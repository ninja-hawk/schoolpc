==> flow/design.v <==
module keybuf(input         clock,
	      input 	    reset,
	      input 	    key_in,
	      input [3:0]   key_val,
	      input 	    clear,
	      output [31:0] out);			
reg [31:0] a;
always @(posedge clock or negedge reset)
	begin
		if(!reset)
			begin a = 32'h0; end
		else if(clear)
			begin a <= 32'h0 ; end
		else if(key_in)
			begin
			a <= (a << 4) + key_val;
			end
	end
assign out = a;
endmodule  
* From RTL to reports: keybuf
Tool output for the design above, in the order of the flow.
Lines are those of the file above, counted from 1.
Operators carry their Yosys type and port widths (W data, S select, Z words).
A cell with n/a has no value.
- Top module :: keybuf
- Clock port :: clock
- Standard-cell library :: sky130hd
- Library corner :: tt_025C_1v80

* Elaborated design
Yosys after proc, flatten, opt, wreduce and memory -nomap, before mapping. Memory bits, and registers merged into a memory's read port (data or address), are not among the register bits. Print and check cells are not counted. Equal cells are merged and count once.
- Bits in registers :: 32
- Input port bits :: 8
- Output and inout port bits :: 32
- Cells after elaboration :: 5
- Add/sub/neg operators :: 1
- Muxes and demuxes :: 2
- Reductions and logical operators :: 1
** Operators with widths (number)
- $mux W32 :: 2
- $add A32 B4 Y32 :: 1
- $reduce_bool A2 Y1 :: 1

* Longest topological paths
Yosys ltp: most cells in a row. Word level: on the elaborated netlist, between registers, memories and ports. Mapped: between sequential cells and ports; inverters and the memories' decode and read muxes count.
- Depth in word-level cells :: 3
- ABC_AREA :: 0
- Depth in mapped cells :: 4
- Depth with buffers taken out :: 2

* Synthesis result
Source: synth_stat.txt of the flow (Yosys; design flattened, memories mapped). It holds for the ABC_AREA given above (unset counts as 0); a run with the other value may have another netlist.
Totals and module areas in this step are rounded.
- Cells in the netlist :: 103
- Cell area after synthesis :: 1300 um2
- Area of sequential cells :: 800 um2
- Mapped flip-flops :: 32
- Buffers :: 7
** Cells by type
- sky130_fd_sc_hd__dfrtp_1 :: number 32, area in all 800.768 um2
- sky130_fd_sc_hd__mux2i_1 :: number 32, area in all 320.307 um2
- sky130_fd_sc_hd__nor2_1 :: number 32, area in all 120.115 um2
- sky130_fd_sc_hd__buf_12 :: number 3, area in all 60.058 um2
- sky130_fd_sc_hd__buf_6 :: number 1, area in all 11.261 um2
- sky130_fd_sc_hd__clkbuf_1 :: number 3, area in all 11.261 um2

* Timing after synthesis
Source: OpenSTA report_checks on the synthesized netlist (no wires, ideal clock, input and output delay 20% of the period each), path of least setup slack; recovery checks are left aside. Register names are those of the netlist, which keeps one name where synthesis merged equal registers.
- Path kind :: input port to flip-flop
- Start :: input key_in
- End :: register a[10]
- Clock period :: 0.735 ns
- Input delay :: 0.147 ns
- Library setup time :: 0.132 ns
- Time at the first pin :: 0.147 ns
- Arrival :: 0.614 ns
- Data required time :: 0.603 ns
- Setup slack :: -0.011 ns
- Delay of the path :: 0.599 ns
- Stages on the path :: 4
- Buffers on the path :: 2
- Synthesis period reached :: 0.746 ns
"delay of the path" is the arrival time less input delay plus setup time.
"stages on the path": output pins that drive a net of the path, with the launching flip-flop's if there is one; two outputs of one cell count as two.
"synthesis period reached" is the clock period less the worst setup slack; recovery checks do not enter. This is arithmetic on one report: input and output delays are still those of the set period (20% each).
Between the ends stands the longest chain of elaborated cells between them, by number of cells; it is not shown to be the way that was timed. Of several equally long chains one is given.
Each line given opens the expression or statement behind the cell; cells for indexed reads and writes are added by Yosys, which also makes memories of some case tables.
A register here has more assigning lines than the two given.
- Path through :: sky130_fd_sc_hd__buf_6 > sky130_fd_sc_hd__buf_12 > sky130_fd_sc_hd__mux2i_1 > sky130_fd_sc_hd__nor2_1
- Cells in the longest elaborated chain :: 2
- Elaborated cells between the ends (all ways) :: 3
- RTL lines with such cells :: 2
- Classes of those cells :: 2 x mux; 1 x reduce/logical
** RTL lines, path post-synthesis
- from (decl) :: line 3 : input key_in,
- $mux W32 :: line 14 : else if(key_in)
- $mux W32 :: line 12 : else if(clear)
- to (assign) :: line 11 : begin a = 32'h0; end
- to (assign) :: line 16 : a <= (a << 4) + key_val;
- to (decl) :: line 7 : reg [31:0] a;

* Timing after layout
From the final timing report of run 1: the path of least setup slack in the routed layout; clock arrival at registers is part of the times.
- Path kind :: flip-flop to output port
- Start :: register a[0]
- End :: output out[0]
- Clock period :: 0.976 ns
- Output delay :: 0.20 ns
- Time at the first pin :: 0.34 ns
- Arrival :: 0.94 ns
- Data required time :: 0.78 ns
- Setup slack :: -0.16 ns
- Stages on the path :: 2
- Buffers on the path :: 1
A register here has more assigning lines than the two given.
- Path through :: sky130_fd_sc_hd__dfrtp_1 > sky130_fd_sc_hd__buf_6
- Cells in the longest elaborated chain :: 0
- Elaborated cells between the ends (all ways) :: 0
- RTL lines with such cells :: 0
** RTL lines, path after layout
- from (decl) :: line 7 : reg [31:0] a;
- from (assign) :: line 11 : begin a = 32'h0; end
- from (assign) :: line 16 : a <= (a << 4) + key_val;
- to (decl) :: line 6 : output [31:0] out);

Settings and measured results of 2 stored flow runs for module keybuf (sky130hd), not sorted in any way. The constraints put input and output delay at 20% of the set period each and load the outputs with 0.01 pF.
"clock period reached" means the clock period less the worst setup slack. The figure is calculated, with input and output delays left at 20% of the set period.
"time of the worst setup path" is the time allowed to the run's worst setup path (the clock period less input and output delay, where it has them) less its slack. Clock arrival times count: a late capture clock shortens it, a late launch clock lengthens it.
"total power after layout": no workload was simulated; the value follows from the tool's default switching activity.
Measured values are rounded.

* Run 1
** Files
==> flow/run.sh <==
#!/bin/bash
# the make line also repeats the synthesis and layout settings of config.mk as NAME=value (left out here)
make -C /OpenROAD-flow-scripts/flow DESIGN_CONFIG=/design/flow/config.mk WORK_HOME=/design/flow/orfs CLKGATE_MAP_FILE= finish
==> flow/config.mk <==
export PLATFORM = sky130hd
export DESIGN_NAME = keybuf
export DESIGN_NICKNAME = keybuf
export VERILOG_FILES = /design/flow/design.v
export SDC_FILE = /design/flow/constraint.sdc
export NUM_CORES = 4
export LEC_CHECK = 0
export CAP_MARGIN = 35
export CELL_PAD_IN_SITES_GLOBAL_PLACEMENT = 0
export CORE_MARGIN = 2
export CORE_UTILIZATION = 60
export CTS_CLUSTER_DIAMETER = 80
export CTS_CLUSTER_SIZE = 52
export GPL_ROUTABILITY_DRIVEN = 1
export GPL_TIMING_DRIVEN = 0
export MAX_ROUTING_LAYER = met4
export MIN_ROUTING_LAYER = met2
export SETUP_SLACK_MARGIN = 0.0
export SLEW_MARGIN = 20
==> flow/constraint.sdc <==
create_clock -name core_clock -period 0.976 [get_ports {clock}]
set_input_delay 0.1952 -clock core_clock [delete_from_list [all_inputs] [get_ports {clock}]]
set_output_delay 0.1952 -clock core_clock [all_outputs]
set_load 0.01 [all_outputs]
** Results
- Total negative slack :: -3.3 ns
- Std-cell area (final layout) :: 2000 um2
- Time of the worst setup path :: 0.94 ns
- Worst setup path kind :: flip-flop to output port
- Final design utilization :: 91 %
- Chip area after synthesis (Yosys) :: 1300 um2
- Total power after layout :: 2.7 mW
- Smallest setup slack :: -0.16 ns
- Clock period reached :: 1.133 ns
- Area inside the die boundary :: 2600 um2

* Run 2
** Files
==> flow/run.sh <==
#!/bin/bash
# the make line also repeats the synthesis and layout settings of config.mk as NAME=value (left out here)
make -C /OpenROAD-flow-scripts/flow DESIGN_CONFIG=/design/flow/config.mk WORK_HOME=/design/flow/orfs CLKGATE_MAP_FILE= finish
==> flow/config.mk <==
export PLATFORM = sky130hd
export DESIGN_NAME = keybuf
export DESIGN_NICKNAME = keybuf
export VERILOG_FILES = /design/flow/design.v
export SDC_FILE = /design/flow/constraint.sdc
export NUM_CORES = 4
export LEC_CHECK = 0
export CAP_MARGIN = 0
export CORE_MARGIN = 2
export CORE_UTILIZATION = 53
export CTS_CLUSTER_DIAMETER = 253
export GPL_TIMING_DRIVEN = 1
export MAX_ROUTING_LAYER = met5
export MIN_ROUTING_LAYER = met1
export PLACE_DENSITY = 0.89
export SETUP_SLACK_MARGIN = -0.11
export SLEW_MARGIN = 15
==> flow/constraint.sdc <==
create_clock -name core_clock -period 1.22 [get_ports {clock}]
set_input_delay 0.2440 -clock core_clock [delete_from_list [all_inputs] [get_ports {clock}]]
set_output_delay 0.2440 -clock core_clock [all_outputs]
set_load 0.01 [all_outputs]
** Results
- Total negative slack :: -0.87 ns
- Std-cell area (final layout) :: 1800 um2
- Time of the worst setup path :: 1.02 ns
- Worst setup path kind :: flip-flop to output port
- Final design utilization :: 73 %
- Chip area after synthesis (Yosys) :: 1300 um2
- Total power after layout :: 1.9 mW
- Smallest setup slack :: -0.045 ns
- Clock period reached :: 1.265 ns
- Area inside the die boundary :: 2900 um2
